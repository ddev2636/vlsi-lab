==> flow/design.v <==
`timescale 1ns / 1ps
module bubble_sort #(parameter N = 4) (
    input wire clk,
    input wire start,
    input wire [N*8-1:0] data_in,
    output reg [N*8-1:0] data_out,
    output reg done
);
    reg [7:0] arr [N-1:0];
    reg [3:0] i, j;
    reg swapped;
    always @(posedge clk) begin
        if (start) begin
            done <= 0;
            for (i = 0; i < N; i = i + 1) begin
                arr[i] <= data_in[i*8 +: 8];
            end
            i <= 0;
            j <= 0;
            swapped <= 1;
        end else if (!done) begin
            if (swapped) begin
                swapped <= 0;
                if (arr[j] > arr[j + 1]) begin
                    {arr[j], arr[j + 1]} <= {arr[j + 1], arr[j]};
                    swapped <= 1;
                end
                if (j < N-2) j <= j + 1;
                else begin
                    j <= 0;
                    if (i < N-1) i <= i + 1;
                    else done <= 1;
                end
            end else begin
                done <= 1;
            end
        end else begin
            for (i = 0; i < N; i = i + 1) begin
                data_out[i*8 +: 8] <= arr[i];
            end
        end
    end
endmodule
# Tool chain data of bubble_sort
# What the tools print for bubble_sort, step after step.
# Lines are those of the file above, counted from 1.
# Operators carry their Yosys type and port widths (W data, S select, Z words).
setup:
  top_module: "bubble_sort"
  clock: "clk"
  lib: "sky130hd"
  pvt_corner: "tt_025C_1v80"

# Word-level counts
# Counts by Yosys on the flattened word-level netlist (proc, flatten, opt, wreduce; memories kept). Print and check cells are left out. Cells with the same type and inputs are merged into one.
# Memory sizes are those after Yosys's memory passes, which may raise the word count (mostly to a power of two), join words into wider ones and drop unused or constant bits.
word_totals:
  latch_bits: 0
  in_bits: 34
  mem_count: 1
  out_inout_bits: 33
  mem_bits_ro: 0
  regBits: 10
  ramBits: 32
mem_list:
  columns: ["name", "size", "word_bits", "line", "source"]
  rows:
  - ["arr", 4, 8, 9, "reg [7:0] arr [N-1:0];"]
op_classes:
  multipliers: 0
  shifts: 0
  eq_ne: 1
  n_div: 0
  reduce_logical: 8
  add_sub_neg: 2
  muxes: 39
  n_logic: 3
  n_cmp: 3
ops:
  columns: ["cell", "n"]
  rows:
  - ["$mux W8", 13]
  - ["$mux W2", 11]
  - ["$mux W3", 4]
  - ["$mux W1", 10]
  - ["$add A4 B1 Y4 const B", 2]
  - ["$lt A4 B2 Y1 const B", 2]
  - ["$gt A8 B8 Y1", 1]
  - ["$reduce_or A8 Y1", 1]
  - ["$reduce_and A3 Y1", 2]
  - ["$reduce_and A2 Y1", 2]
  - ["$reduce_bool A2 Y1", 2]
  - ["$mux W4", 1]
  - ["$not A1 Y1", 3]
  - ["$ne A2 B2 Y1 const B", 1]
  - ["$reduce_or A2 Y1", 1]

# Depth
# Longest topological path by Yosys (ltp), each cell counted once; first at word level (registers and memories cut), then after technology mapping (sequential cells cut; the memories' decode and read muxes count).
logic_depth:
  ltp_word: 7
  abc_area: 0
  depth_mapped: 17

# Synthesis result
# Source: synth_stat.txt of the flow (Yosys; design flattened, memories mapped). It holds for the ABC_AREA given above (unset counts as 0); a run with the other value may have another netlist.
# The area totals of this step are shown rounded.
by_type:
  columns: ["cell", "n", "type_area_um2"]
  rows:
  - ["sky130_fd_sc_hd__edfxtp_1", 64, 1.92E+03]
  - ["sky130_fd_sc_hd__mux2i_1", 41, 410.394]
  - ["sky130_fd_sc_hd__a22oi_1", 44, 330.317]
  - ["sky130_fd_sc_hd__dfxtp_1", 12, 240.23]
  - ["sky130_fd_sc_hd__nand2_1", 52, 195.187]
  - ["sky130_fd_sc_hd__a32oi_1", 22, 192.685]
  - ["sky130_fd_sc_hd__ha_1", 13, 162.656]
  - ["sky130_fd_sc_hd__inv_1", 29, 108.854]
  - ["sky130_fd_sc_hd__buf_6", 7, 78.826]
  - ["sky130_fd_sc_hd__a21o_1", 8, 60.058]
  - ["sky130_fd_sc_hd__mux2_4", 4, 60.058]
  - ["sky130_fd_sc_hd__mux2_2", 5, 56.304]
  - ["sky130_fd_sc_hd__o22ai_1", 9, 56.304]
  - ["sky130_fd_sc_hd__clkbuf_1", 10, 37.536]
  - ["sky130_fd_sc_hd__nor2b_1", 6, 37.536]
  - ["sky130_fd_sc_hd__a31o_2", 4, 35.034]
  - ["sky130_fd_sc_hd__nand2b_1", 5, 31.28]
  - ["sky130_fd_sc_hd__a21oi_1", 6, 30.029]
# Not listed: further types 35, cells in them 61.
synth_totals:
  buf_cells: 25
  mapped_cells: 402
  ff_cells: 76
  synth_area_um2: 4523

# Path before layout
# OpenSTA on the mapped netlist: ideal clock, no wires. The path of least setup slack (recovery checks aside). Input and output delay are each 20% of the period. Register names are those of the netlist, which keeps one name where synthesis merged equal registers.
synth_path:
  path_type: "flip-flop to flip-flop"
  startpoint: "reg j[0]"
  endpoint: "mem arr[3][3]"
  setup_slack_ns: 1.489
  delay_ns: 3.781
  arrival_ns: 3.521
  stages: 16
  setup_ns: 0.260
  t_required_ns: 5.010
  path_buffers: 6
  tclk_ns: 5.27
  period_less_setup_slack_ns: 3.781
# "delay_ns" is the arrival time less input delay plus setup time.
# "stages" counts driving pins, that of a launching flip-flop among them; a cell with two outputs on the path counts twice.
# "period_less_setup_slack_ns" is the clock period less the worst setup slack; recovery checks do not enter. This is arithmetic on one report: input and output delays are still those of the set period (20% each).
# The rows between start and end are the longest chain of elaborated cells between them; the timing report does not say that the signal goes this way. Where chains are equally long, one stands for them.
# Each line given opens the expression or statement behind the cell; cells for indexed reads and writes are added by Yosys, which also makes memories of some case tables.
# The chain passes a memory read, where the word-level depth is cut; so it can be longer than that depth.
# A register here has more assigning lines than the two given.
synth_between:
  cell_sequence: "sky130_fd_sc_hd__dfxtp_1 -> sky130_fd_sc_hd__buf_2 -> sky130_fd_sc_hd__clkbuf_1 -> sky130_fd_sc_hd__inv_1 -> sky130_fd_sc_hd__buf_2 -> sky130_fd_sc_hd__ha_1 -> sky130_fd_sc_hd__buf_6 -> sky130_fd_sc_hd__buf_4 -> sky130_fd_sc_hd__mux2i_1 -> sky130_fd_sc_hd__mux2i_1 -> sky130_fd_sc_hd__ha_1 -> sky130_fd_sc_hd__nand2b_1 -> sky130_fd_sc_hd__a211oi_2 -> sky130_fd_sc_hd__o311a_4 -> sky130_fd_sc_hd__buf_6 -> sky130_fd_sc_hd__mux2_4"
  elab_chain_len: 9
  cells_between: 27
synth_rtl:
  columns: ["element", "line", "source"]
  rows:
  - ["start, declared", 10, "reg [3:0] i, j;"]
  - ["start, assigned", 19, "j <= 0;"]
  - ["start, assigned", 28, "if (j < N-2) j <= j + 1;"]
  - ["$add A4 B1 Y4", 24, "if (arr[j] > arr[j + 1]) begin"]
  - ["$mem_v2 Z4 W8", 9, "reg [7:0] arr [N-1:0];"]
  - ["$gt A8 B8 Y1", 24, null]
  - ["$mux W1", 24, null]
  - ["$mux W1", 22, "if (swapped) begin"]
  - ["$mux W1", 21, "end else if (!done) begin"]
  - ["$mux W1", 13, "if (start) begin"]
  - ["$reduce_or A8 Y1", null, null]
  - ["$mux W2", null, null]
  - ["end, declared", 9, null]

# Worst path after layout
# From the final timing report of flow run A: the path of least setup slack in the routed layout; clock arrival at registers is part of the times.
layout_path:
  path_type: "flip-flop to flip-flop"
  startpoint: "reg j[0]"
  endpoint: "mem arr[2][0]"
  setup_ns: 0.27
  arrival_ns: 4.41
  path_buffers: 6
  tclk_ns: 4.76
  setup_slack_ns: 0.42
  stages: 16
  t_required_ns: 4.83
# The rows between start and end are the longest chain of elaborated cells between them; the timing report does not say that the signal goes this way. Where chains are equally long, one stands for them.
# The chain passes a memory read, where the word-level depth is cut; so it can be longer than that depth.
# A register here has more assigning lines than the two given.
layout_between:
  cell_sequence: "sky130_fd_sc_hd__dfxtp_1 -> sky130_fd_sc_hd__buf_2 -> sky130_fd_sc_hd__inv_1 -> sky130_fd_sc_hd__buf_2 -> sky130_fd_sc_hd__ha_1 -> sky130_fd_sc_hd__buf_6 -> sky130_fd_sc_hd__buf_4 -> sky130_fd_sc_hd__mux2i_1 -> sky130_fd_sc_hd__mux2i_1 -> sky130_fd_sc_hd__ha_1 -> sky130_fd_sc_hd__nand2b_1 -> sky130_fd_sc_hd__a211oi_2 -> sky130_fd_sc_hd__o311a_4 -> sky130_fd_sc_hd__buf_6 -> sky130_fd_sc_hd__buf_6 -> sky130_fd_sc_hd__a32oi_1"
  elab_chain_len: 9
  cells_between: 27
layout_rtl:
  columns: ["element", "line", "source"]
  rows:
  - ["start, declared", 10, "reg [3:0] i, j;"]
  - ["start, assigned", 19, "j <= 0;"]
  - ["start, assigned", 28, "if (j < N-2) j <= j + 1;"]
  - ["$add A4 B1 Y4", 24, "if (arr[j] > arr[j + 1]) begin"]
  - ["$mem_v2 Z4 W8", 9, "reg [7:0] arr [N-1:0];"]
  - ["$gt A8 B8 Y1", 24, null]
  - ["$mux W1", 24, null]
  - ["$mux W1", 22, "if (swapped) begin"]
  - ["$mux W1", 21, "end else if (!done) begin"]
  - ["$mux W1", 13, "if (start) begin"]
  - ["$reduce_or A8 Y1", null, null]
  - ["$mux W2", null, null]
  - ["end, declared", 9, null]

# Design bubble_sort on sky130hd. What follows are 2 stored runs of the flow, each under its own settings; their order means nothing. The constraints put input and output delay at 20% of the set period each and load the outputs with 0.01 pF.
# "period_reached_ns" = clock period - worst setup slack. The figure is calculated, with input and output delays left at 20% of the set period.
# "worst_setup_path_time_ns" = time allowed to the worst setup path (clock period - input delay - output delay, where it has them) - its slack; a late launch clock adds to it, a late capture clock takes from it.
# By "final_power_mw" is meant OpenSTA's value without simulated activity: inputs other than the clock are taken to toggle once in ten clock periods, and the tool carries that through the logic.
# Values from the reports are rounded here.
runs:
  - name: "flow run A"
    settings:
      period_ns: 4.76
      CORE_UTILIZATION: 60
      PLACE_DENSITY: 0.49
      HOLD_SLACK_MARGIN: -0.06
      CORE_ASPECT_RATIO: 1.28
      CELL_PAD_IN_SITES_GLOBAL_PLACEMENT: 0
      ABC_AREA: 0
      GPL_TIMING_DRIVEN: 0
      CTS_CLUSTER_DIAMETER: 21
      CAP_MARGIN: 20
      CORE_MARGIN: 2
      SLEW_MARGIN: 20
    results:
      total_die_area_um2: 8254
      synth_area_um2: 4523
      period_reached_ns: 4.344
      final_power_mw: 4.321
      ws_hold_ns: 0.467
      timing.setup.tns_ns: 0.000
      layout_utilization_frac: 0.764
      worst_setup_path_time_ns: 4.34
      path_kind: "flip-flop to flip-flop"
      final_setup_ws_ns: 0.416
  - name: "flow run B"
    settings:
      period_ns: 2.77
      CORE_UTILIZATION: 41
      SETUP_SLACK_MARGIN: 0.71
      PLACE_DENSITY: 0.58
      CORE_MARGIN: 8
      ABC_AREA: 1
      GPL_ROUTABILITY_DRIVEN: 1
      CAP_MARGIN: 20
      SLEW_MARGIN: 20
    results:
      final_setup_ws_ns: -0.023
      synth_area_um2: 4202
      layout_utilization_frac: 0.593
      period_reached_ns: 2.793
      worst_setup_path_time_ns: 2.79
      path_kind: "flip-flop to flip-flop"
      timing.setup.tns_ns: -0.289
      total_die_area_um2: 13740
      final_power_mw: 8.758
      ws_hold_ns: 0.438
