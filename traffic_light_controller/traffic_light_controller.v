==> flow/design.v <==
`timescale 1ns / 1ps
module traffic_light_controller (
    input wire clk,
    input wire reset,
    output reg [2:0] main_road,  
    output reg [2:0] side_road   
);
    typedef enum reg [1:0] {
        GREEN = 2'b00,
        YELLOW = 2'b01,
        RED = 2'b10
    } state_t;
    state_t state_main, state_side;
    integer timer;
    always @(posedge clk or posedge reset) begin
        if (reset) begin
            state_main <= GREEN;
            state_side <= RED;
            timer <= 0;
        end else begin
            timer <= timer + 1;
            case (state_main)
                GREEN: if (timer >= 10) begin
                    state_main <= YELLOW;
                    timer <= 0;
                end
                YELLOW: if (timer >= 2) begin
                    state_main <= RED;
                    state_side <= GREEN;
                    timer <= 0;
                end
                RED: if (timer >= 10) begin
                    state_main <= GREEN;
                    state_side <= RED;
                    timer <= 0;
                end
            endcase
        end
    end
    always @(*) begin
        case (state_main)
            GREEN: main_road = 3'b001;
            YELLOW: main_road = 3'b010;
            RED: main_road = 3'b100;
            default: main_road = 3'b000;
        endcase
        case (state_side)
            GREEN: side_road = 3'b001;
            YELLOW: side_road = 3'b010;
            RED: side_road = 3'b100;
            default: side_road = 3'b000;
        endcase
    end
endmodule
# Step by step through the tools: traffic_light_controller
# What the tools print for traffic_light_controller, step after step.
# Line numbers count from 1 in the design file above.
# Operators carry their Yosys type and port widths (W data, S select, Z words).
# Not given: -
# setup
top_module,traffic_light_controller
clk_port,clk
library,sky130hd
lib_corner,tt_025C_1v80

# Word level
# Source: Yosys, flattened and elaborated, memories not mapped. Widths are those after wreduce. Registers that Yosys merges into a memory's read port (data or address) are not register bits. Print and check cells do not count. Equal cells are merged and count once.
# bits
mem_bits_rw,0
romBits,0
clocked_rd_ports_x_width,0
reg_bits,36
wordCells,32
out_inout_bits,6
in_bits,2
latch_bits,0
n_memories,0
# classes
n_shift,0
cmp,2
div,0
multipliers,0
reduce_logical,7
n_mux,12
n_addsub,1
n_eq,7
logic,0
# op_table
operator,count
$pmux W32 S2,1
$mux W32,2
$add A32 B2 Y32 const B,1
$ge A32 B3 Y1 const B,1
$ge A32 B5 Y1 const B,1
$pmux W3 S3,2
$mux W2,5
$ne A2 B2 Y1 const B,3
$pmux W2 S3,1
$eq A2 B1 Y1 const B,2
$eq A2 B2 Y1 const B,2
$logic_not A2 Y1,2
$reduce_and A4 Y1,1
$pmux W2 S2,1
$reduce_and A3 Y1,1
$reduce_bool A3 Y1,1
$reduce_bool A2 Y1,1
$reduce_or A2 Y1,1

# Depth
# Longest topological path by Yosys (ltp), each cell counted once; first at word level (registers and memories cut), then after technology mapping (sequential cells cut; the memories' decode and read muxes count).
# depth
ltp_word,3
abc_area,0
ltp_mapped,7
ltp_nobuf,6

# Synthesis result
# The flow's flattened synthesis, as Yosys stat reports it; memories are mapped. The netlist is that of the ABC_AREA named above (0 if unset); the other value can give another one.
# Totals and module areas in this step are rounded.
# synth_totals
yosys_area_um2,2068
ff_cells,37
seq_area_um2,928.4
cell_count,211
buf_cells,12
# types
cell_type,count,area_total_um2
sky130_fd_sc_hd__dfrtp_1,35,875.84
sky130_fd_sc_hd__xnor2_1,16,140.134
sky130_fd_sc_hd__xor2_1,14,122.618
sky130_fd_sc_hd__nor2_1,31,116.362
sky130_fd_sc_hd__and4_1,8,70.067
sky130_fd_sc_hd__nor2_2,10,62.56
sky130_fd_sc_hd__dfstp_2,2,52.55
sky130_fd_sc_hd__nand3_1,10,50.048
sky130_fd_sc_hd__nand4_1,8,50.048
sky130_fd_sc_hd__nand2_1,12,45.043
sky130_fd_sc_hd__nor4_1,7,43.792
sky130_fd_sc_hd__inv_1,9,33.782
sky130_fd_sc_hd__a41oi_4,1,27.526
sky130_fd_sc_hd__and3_1,4,25.024
sky130_fd_sc_hd__ha_1,2,25.024
sky130_fd_sc_hd__nor3_1,5,25.024
sky130_fd_sc_hd__buf_6,2,22.522
sky130_fd_sc_hd__a22oi_4,1,21.27
# Not listed: further types 24, cells in them 34.

# Worst setup path after synthesis
# Source: OpenSTA report_checks on the synthesized netlist (no wires, ideal clock, input and output delay 20% of the period each), path of least setup slack; recovery checks are left aside. Register names are those of the netlist, which keeps one name where synthesis merged equal registers.
# synth_path
kind,reg-to-reg
start,register timer[24]
end,register timer[13]
setup_time_ns,0.119
setup_slack_ns,1.868
stages,7
delay_ns,1.742
period_ns,3.61
launch_ns,0.000
arrival_time_ns,1.623
path_buffers,1
required_ns,3.491
synth_period_reached_ns,1.742
# "delay_ns" is the arrival time less input delay plus setup time.
# "stages" counts driving pins, that of a launching flip-flop among them; a cell with two outputs on the path counts twice.
# "synth_period_reached_ns" = period - worst setup slack (recovery checks aside). The figure is calculated, with input and output delays left at 20% of the set period.
# The rows between start and end are the longest chain of elaborated cells between them; the timing report does not say that the signal goes this way. Where chains are equally long, one stands for them.
# A line is the first line of the expression or statement that the cell stems from. Yosys adds cells for indexed reads and writes and turns some case tables into memories.
# A register here has more assigning lines than the two given.
# synth_via
cell_sequence,sky130_fd_sc_hd__dfrtp_1 -> sky130_fd_sc_hd__nor4_1 -> sky130_fd_sc_hd__and4_2 -> sky130_fd_sc_hd__a41oi_4 -> sky130_fd_sc_hd__a22oi_4 -> sky130_fd_sc_hd__buf_8 -> sky130_fd_sc_hd__nor2_2
elab_chain_cells,3
cells_between,5
classes_between,2 x compare; 3 x mux
# synth_rtl
item,line,rtl
"start, declared",14,integer timer;
"start, assigned",19,timer <= 0;
"start, assigned",21,timer <= timer + 1;
$ge A32 B5 Y1,23,GREEN: if (timer >= 10) begin
$mux W32,23,
$pmux W32 S2,22,case (state_main)
"end, assigned",19,
"end, assigned",21,
"end, declared",14,

# Worst path after layout
# Path of least setup slack in the final report of run 1 (OpenROAD, finished layout, wires in). Where an end is a register, its clock arrival counts in the times.
# layout_path
kind,reg-to-reg
start,register timer[19]
end,register timer[20]
setup_slack_ns,-0.08
setup_time_ns,0.11
launch_ns,0.29
period_ns,1.78
path_buffers,2
stages,8
arrival_time_ns,2.04
required_ns,1.96
# The rows between start and end are the longest chain of elaborated cells between them; the timing report does not say that the signal goes this way. Where chains are equally long, one stands for them.
# A register here has more assigning lines than the two given.
# layout_via
cell_sequence,sky130_fd_sc_hd__dfrtp_1 -> sky130_fd_sc_hd__nor4_2 -> sky130_fd_sc_hd__and4_4 -> sky130_fd_sc_hd__a41oi_4 -> sky130_fd_sc_hd__a22oi_4 -> sky130_fd_sc_hd__buf_6 -> sky130_fd_sc_hd__buf_16 -> sky130_fd_sc_hd__nor2_4
elab_chain_cells,3
cells_between,6
classes_between,1 x add/sub; 2 x compare; 3 x mux
# layout_rtl
item,line,rtl
"start, declared",14,integer timer;
"start, assigned",19,timer <= 0;
"start, assigned",21,timer <= timer + 1;
$add A32 B2 Y32,21,
$mux W32,23,GREEN: if (timer >= 10) begin
$pmux W32 S2,22,case (state_main)
"end, assigned",19,
"end, assigned",21,
"end, declared",14,

Wiki page: traffic_light_controller / flow data

Record of 2 stored runs of the RTL-to-layout flow on traffic_light_controller, platform sky130hd. The runs are unordered. Constraints: input delay and output delay 20% of the set period each, output load 0.01 pF.
"design_power_mw" rests on the timing tool's default activity at the inputs, not on a simulated workload.
Results are given in rounded form.

Run 1, flow files:
==> flow/run.sh <==
#!/bin/bash
# the make line also repeats the synthesis and layout settings of config.mk as NAME=value (left out here)
make -C /OpenROAD-flow-scripts/flow DESIGN_CONFIG=/design/flow/config.mk WORK_HOME=/design/flow/orfs CLKGATE_MAP_FILE= finish
==> flow/config.mk <==
export PLATFORM = sky130hd
export DESIGN_NAME = traffic_light_controller
export DESIGN_NICKNAME = traffic_light_controller
export VERILOG_FILES = /design/flow/design.v
export SDC_FILE = /design/flow/constraint.sdc
export NUM_CORES = 4
export LEC_CHECK = 0
export CAP_MARGIN = 20
export CORE_MARGIN = 2
export CORE_UTILIZATION = 40
export SLEW_MARGIN = 20
==> flow/constraint.sdc <==
create_clock -name core_clock -period 1.78 [get_ports {clk}]
set_input_delay 0.3560 -clock core_clock [delete_from_list [all_inputs] [get_ports {clk}]]
set_output_delay 0.3560 -clock core_clock [all_outputs]
set_load 0.01 [all_outputs]

==> results of run 1, as CSV <==
result,value
fin_ws_ns,-0.084
final_die_area_um2,5762
post_synth_area_um2,2068
stdcell_area_um2,2890
design_power_mw,1.517
total_negative_slack_ns,-2.043

Run 2, flow files:
==> flow/run.sh <==
#!/bin/bash
# the make line also repeats the synthesis and layout settings of config.mk as NAME=value (left out here)
make -C /OpenROAD-flow-scripts/flow DESIGN_CONFIG=/design/flow/config.mk WORK_HOME=/design/flow/orfs CLKGATE_MAP_FILE= finish
==> flow/config.mk <==
export PLATFORM = sky130hd
export DESIGN_NAME = traffic_light_controller
export DESIGN_NICKNAME = traffic_light_controller
export VERILOG_FILES = /design/flow/design.v
export SDC_FILE = /design/flow/constraint.sdc
export NUM_CORES = 4
export LEC_CHECK = 0
export CAP_MARGIN = 20
export CORE_MARGIN = 2
export CORE_UTILIZATION = 45
export PLACE_DENSITY = 0.64
export SETUP_SLACK_MARGIN = 0.2
export SLEW_MARGIN = 20
export TNS_END_PERCENT = 100
==> flow/constraint.sdc <==
create_clock -name core_clock -period 1.51 [get_ports {clk}]
set_input_delay 0.3020 -clock core_clock [delete_from_list [all_inputs] [get_ports {clk}]]
set_output_delay 0.3020 -clock core_clock [all_outputs]
set_load 0.01 [all_outputs]

==> results of run 2, as CSV <==
result,value
fin_ws_ns,-0.226
final_die_area_um2,5155
post_synth_area_um2,2068
stdcell_area_um2,2775
design_power_mw,1.788
total_negative_slack_ns,-7.224
